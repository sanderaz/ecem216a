==> flow/design.v <==
`timescale 1ns / 1ps
module HW2_alu (
    clk_p_i,
    reset_n_i,
    data_a_i,
    data_b_i,
    inst_i,
    data_o
    );
input           clk_p_i;
input           reset_n_i;
input   [7:0]   data_a_i;
input   [7:0]   data_b_i;
input   [2:0]   inst_i;
output  [15:0]  data_o;
wire    [15:0]   out_inst_0;  
wire    [15:0]   out_inst_1;
wire    [15:0]   out_inst_2;
wire    [15:0]   out_inst_3;
wire    [15:0]   out_inst_4;
wire    [15:0]   out_inst_5;
wire    [15:0]   out_inst_6;
wire    [15:0]   out_inst_7;
reg     [15:0]   ALU_out_inst;
wire    [15:0]   ALU_d2_w;
reg     [15:0]   ALU_d2_r;
reg     [7:0]    Data_A_o_r;     
reg     [7:0]    Data_B_o_r;
reg     [2:0]    Inst_o_r;
wire    [7:0]    inv;            
wire    [8:0]    twoscomp;
assign ALU_d2_w = ALU_out_inst;
assign data_o = ALU_d2_r;
assign out_inst_0 = Data_A_o_r + Data_B_o_r;     
assign out_inst_1 = Data_A_o_r - Data_B_o_r;
assign out_inst_2 = Data_A_o_r * Data_B_o_r;
assign out_inst_3 = Data_A_o_r & Data_B_o_r;
assign out_inst_4 = Data_A_o_r ^ Data_B_o_r;
assign inv = ~Data_A_o_r;
assign twoscomp = inv + 1;
assign out_inst_5 = {7'b0000000, twoscomp};
assign out_inst_6 = out_inst_1<<2;
assign out_inst_7 = 16'h0000;
always @(Inst_o_r, Data_A_o_r, Data_B_o_r) begin          
    case(Inst_o_r)                                        
        3'b000:     ALU_out_inst = out_inst_0;            
        3'b001:     ALU_out_inst = out_inst_1;
        3'b010:     ALU_out_inst = out_inst_2;
        3'b011:     ALU_out_inst = out_inst_3;
        3'b100:     ALU_out_inst = out_inst_4;
        3'b101: begin
                if(Data_A_o_r[7] == 1'b1) begin
                        ALU_out_inst = out_inst_5;
                end
                else begin
                        ALU_out_inst = {8'h00, Data_A_o_r};
                end
        end
        3'b110:     ALU_out_inst = out_inst_6;
        3'b111:     ALU_out_inst = out_inst_7;
        default:    ALU_out_inst = 0;
    endcase
end
always @(posedge clk_p_i or negedge reset_n_i) begin
    if (reset_n_i == 1'b0) begin
        ALU_d2_r    <= 16'h0000;         
        Data_A_o_r  <= 8'h00;
        Data_B_o_r  <= 8'h00;
        Inst_o_r    <= 3'b111;
    end
    else begin
        ALU_d2_r    <= ALU_d2_w;
        Data_A_o_r  <= data_a_i;
        Data_B_o_r  <= data_b_i;
        Inst_o_r    <= inst_i;
    end
end
endmodule
## Step by step through the tools: HW2_alu

What the tools print for HW2_alu, step after step.
Lines are those of the file above, counted from 1.
Operators carry their Yosys type and port widths (W data, S select, Z words).
Cell names lack the library's common part.
The mark -- stands for no value.

| inputs | value |
|---|---|
| top module | HW2_alu |
| clock input | clk_p_i |
| library | sky130hd |
| corner | tt_025C_1v80 |

## Word level

Counts by Yosys on the flattened word-level netlist (proc, flatten, opt, wreduce; memories kept). Register bits leave out memories and registers merged into their read ports (data or address); mux counts leave out enables and synchronous resets folded into registers. Print and check cells are left out. Cells with the same type and inputs are merged into one.

| bit counts | value |
|---|---|
| register bits | 35 |
| bits of input ports | 21 |
| output and inout port bits | 16 |
| cells after elaboration | 21 |

| operators by class | value |
|---|---|
| $add $sub $neg | 3 |
| multiply operators | 1 |
| eq/ne operators | 7 |
| muxes and demuxes | 2 |
| bitwise logic cells | 3 |
| reductions and logical operators | 1 |

Operator list:

| operator | number |
|---|---|
| $mul A8 B8 Y16 | 1 |
| $pmux W16 S8 | 1 |
| $eq A3 B3 Y1 const B | 4 |
| $add A8 B1 Y9 const B | 1 |
| $add A8 B8 Y9 | 1 |
| $sub A8 B8 Y9 | 1 |
| $mux W9 | 1 |
| $and A8 B8 Y8 | 1 |
| $xor A8 B8 Y8 | 1 |
| $not A8 Y8 | 1 |
| $eq A3 B2 Y1 const B | 2 |
| $eq A3 B1 Y1 const B | 1 |
| $logic_not A3 Y1 | 1 |

## Logic depth

Longest topological path by Yosys (ltp), each cell counted once; first at word level (registers and memories cut), then after technology mapping (sequential cells cut; the memories' decode and read muxes count).

| depth | value |
|---|---|
| depth in word-level cells | 4 |
| ABC_AREA | 0 |
| mapped depth | 17 |
| mapped depth without buffers | 17 |

## Mapped cells and area

Yosys stat after the flow's synthesis: flattened, memories mapped to cells. It holds for the ABC_AREA given above (unset counts as 0); a run with the other value may have another netlist.
Totals and module areas in this step are rounded.

| mapped netlist | value |
|---|---|
| mapped cells | 473 |
| synthesis area | 4287 sq um |
| area of sequential cells | 879.6 sq um |
| mapped flip-flops | 35 |
| buffers | 20 |

Cell types:

| cell type | number | total area (sq um) |
|---|---|---|
| dfrtp_1 | 32 | 800.768 |
| fa_1 | 38 | 760.73 |
| ha_1 | 53 | 663.136 |
| inv_1 | 66 | 247.738 |
| and2_1 | 38 | 237.728 |
| nor2_1 | 40 | 150.144 |
| xnor2_1 | 15 | 131.376 |
| a21oi_1 | 18 | 90.086 |
| o21ai_0 | 17 | 85.082 |
| dfstp_2 | 3 | 78.826 |
| nand2_1 | 21 | 78.826 |
| a221o_1 | 6 | 60.058 |
| clkbuf_1 | 14 | 52.55 |
| mux2i_1 | 5 | 50.048 |
| nand2b_1 | 8 | 50.048 |
| a211oi_1 | 6 | 45.043 |
| o221ai_1 | 5 | 43.792 |
| a21o_1 | 5 | 37.536 |

Other cell types: 46; their cells: 83.

## Timing after synthesis

Source: OpenSTA report_checks on the synthesized netlist (no wires, ideal clock, input and output delay 20% of the period each), path of least setup slack; recovery checks are left aside. Register names are those of the netlist, which keeps one name where synthesis merged equal registers.

| timing path post-synthesis | value |
|---|---|
| path type | flip-flop to flip-flop |
| start | register Data_A_o_r[1] |
| end | register ALU_d2_r[6] |
| clock period | 6.68 ns |
| time at the first pin | 0.000 ns |
| arrival | 4.162 ns |
| data required time | 6.542 ns |
| slack | 2.379 ns |
| path delay | 4.300 ns |
| stages on the path | 15 |
| path buffers | 0 |
| synthesis period reached | 4.301 ns |

"path delay" is the arrival time less input delay plus setup time.
"stages on the path": output pins that drive a net of the path, with the launching flip-flop's if there is one; two outputs of one cell count as two.
"synthesis period reached" is the clock period less the worst setup slack; recovery checks do not enter. This is arithmetic on one report: input and output delays are still those of the set period (20% each).
Between the ends stands the longest chain of elaborated cells between them, by number of cells; it is not shown to be the way that was timed. Of several equally long chains one is given.
A line is the first line of the expression or statement that the cell stems from. Yosys adds cells for indexed reads and writes and turns some case tables into memories.

| between the ends, post-synthesis | value |
|---|---|
| cells stage by stage | dfrtp_1 inv_1 nor2_1 fa_1 fa_1 inv_1 fa_1 fa_1 inv_1 ha_1 or3_1 a31o_1 a221oi_1 a221o_1 a22oi_1 |
| cells in the longest elaborated chain | 4 |

RTL lines, path post-synthesis:

| element | RTL line | source |
|---|---|---|
| start, declared | 27 | `reg     [7:0]    Data_A_o_r;` |
| start, assigned | 67 | `Data_A_o_r  <= 8'h00;` |
| start, assigned | 73 | `Data_A_o_r  <= data_a_i;` |
| $not A8 Y8 | 39 | `assign inv = ~Data_A_o_r;` |
| $add A8 B1 Y9 | 40 | `assign twoscomp = inv + 1;` |
| $mux W9 | 52 | `if(Data_A_o_r[7] == 1'b1) begin` |
| $pmux W16 S8 | 45 | `case(Inst_o_r)` |
| end, assigned | 66 | `ALU_d2_r    <= 16'h0000;` |
| end, assigned | 72 | `ALU_d2_r    <= ALU_d2_w;` |
| end, declared | 26 | `reg     [15:0]   ALU_d2_r;` |

## Timing after layout

From the final timing report of job 1: the path of least setup slack in the routed layout; clock arrival at registers is part of the times.

| timing path after layout | value |
|---|---|
| path type | flip-flop to flip-flop |
| start | register Data_A_o_r[4] |
| end | register ALU_d2_r[12] |
| clock period | 7.65 ns |
| time at the first pin | 0.30 ns |
| arrival | 4.96 ns |
| data required time | 7.82 ns |
| slack | 2.86 ns |
| stages on the path | 15 |
| path buffers | 0 |

Between the ends stands the longest chain of elaborated cells between them, by number of cells; it is not shown to be the way that was timed. Of several equally long chains one is given.

| between the ends, after layout | value |
|---|---|
| cells stage by stage | dfrtp_1 ha_1 fa_1 fa_1 fa_1 inv_1 fa_1 inv_1 ha_1 o21a_1 o21ai_0 a21oi_1 o41ai_1 xor2_1 o21ai_0 |
| cells in the longest elaborated chain | 2 |

RTL lines, path after layout:

| element | RTL line | source |
|---|---|---|
| start, declared | 27 | `reg     [7:0]    Data_A_o_r;` |
| start, assigned | 67 | `Data_A_o_r  <= 8'h00;` |
| start, assigned | 73 | `Data_A_o_r  <= data_a_i;` |
| $mul A8 B8 Y16 | 36 | `assign out_inst_2 = Data_A_o_r * Data_B_o_r;` |
| $pmux W16 S8 | 45 | `case(Inst_o_r)` |
| end, assigned | 66 | `ALU_d2_r    <= 16'h0000;` |
| end, assigned | 72 | `ALU_d2_r    <= ALU_d2_w;` |
| end, declared | 26 | `reg     [15:0]   ALU_d2_r;` |

Memo
Re: implementation data of HW2_alu

Settings and measured results of 2 stored flow runs for module HW2_alu (sky130hd), not sorted in any way. The constraints put input and output delay at 20% of the set period each and load the outputs with 0.01 pF.
"clock period reached": clock period set for the run, less the worst setup slack. It is reckoned from that one timing run; input and output delays stay at 20% of the period that was set.
"total design power": no workload was simulated; the value follows from the tool's default switching activity.
The measured numbers are rounded.
A setting shown as n/a is not set for that run.
Results: n/a = not shown.

| item | job 1 | job 2 |
|---|---|---|
| period_ns | 7.65 | 5.2 |
| CAP_MARGIN | 20 | 20 |
| CORE_MARGIN | 2 | 4 |
| CORE_UTILIZATION | 40 | 59 |
| SLEW_MARGIN | 20 | 20 |
| SETUP_SLACK_MARGIN | n/a | 0.47 |
| CORE_ASPECT_RATIO | n/a | 0.94 |
| CELL_PAD_IN_SITES_DETAIL_PLACEMENT | n/a | 1 |
| ABC_AREA | n/a | 1 |
| GPL_TIMING_DRIVEN | n/a | 0 |
| worst hold slack (ns) | 0.691 | n/a |
| sum of negative setup slack (ns) | 0.000 | n/a |
| post-route utilization | 0.464 | n/a |
| total design power (mW) | 0.9297 | n/a |
| die size (sq um) | 11560 | n/a |
| clock period reached (ns) | 4.791 | n/a |
| post-synthesis cell area (sq um) | 4287 | n/a |
| setup slack of the worst path (ns) | 2.859 | n/a |

Job 2: not finished: placement ended with error DPL-0033
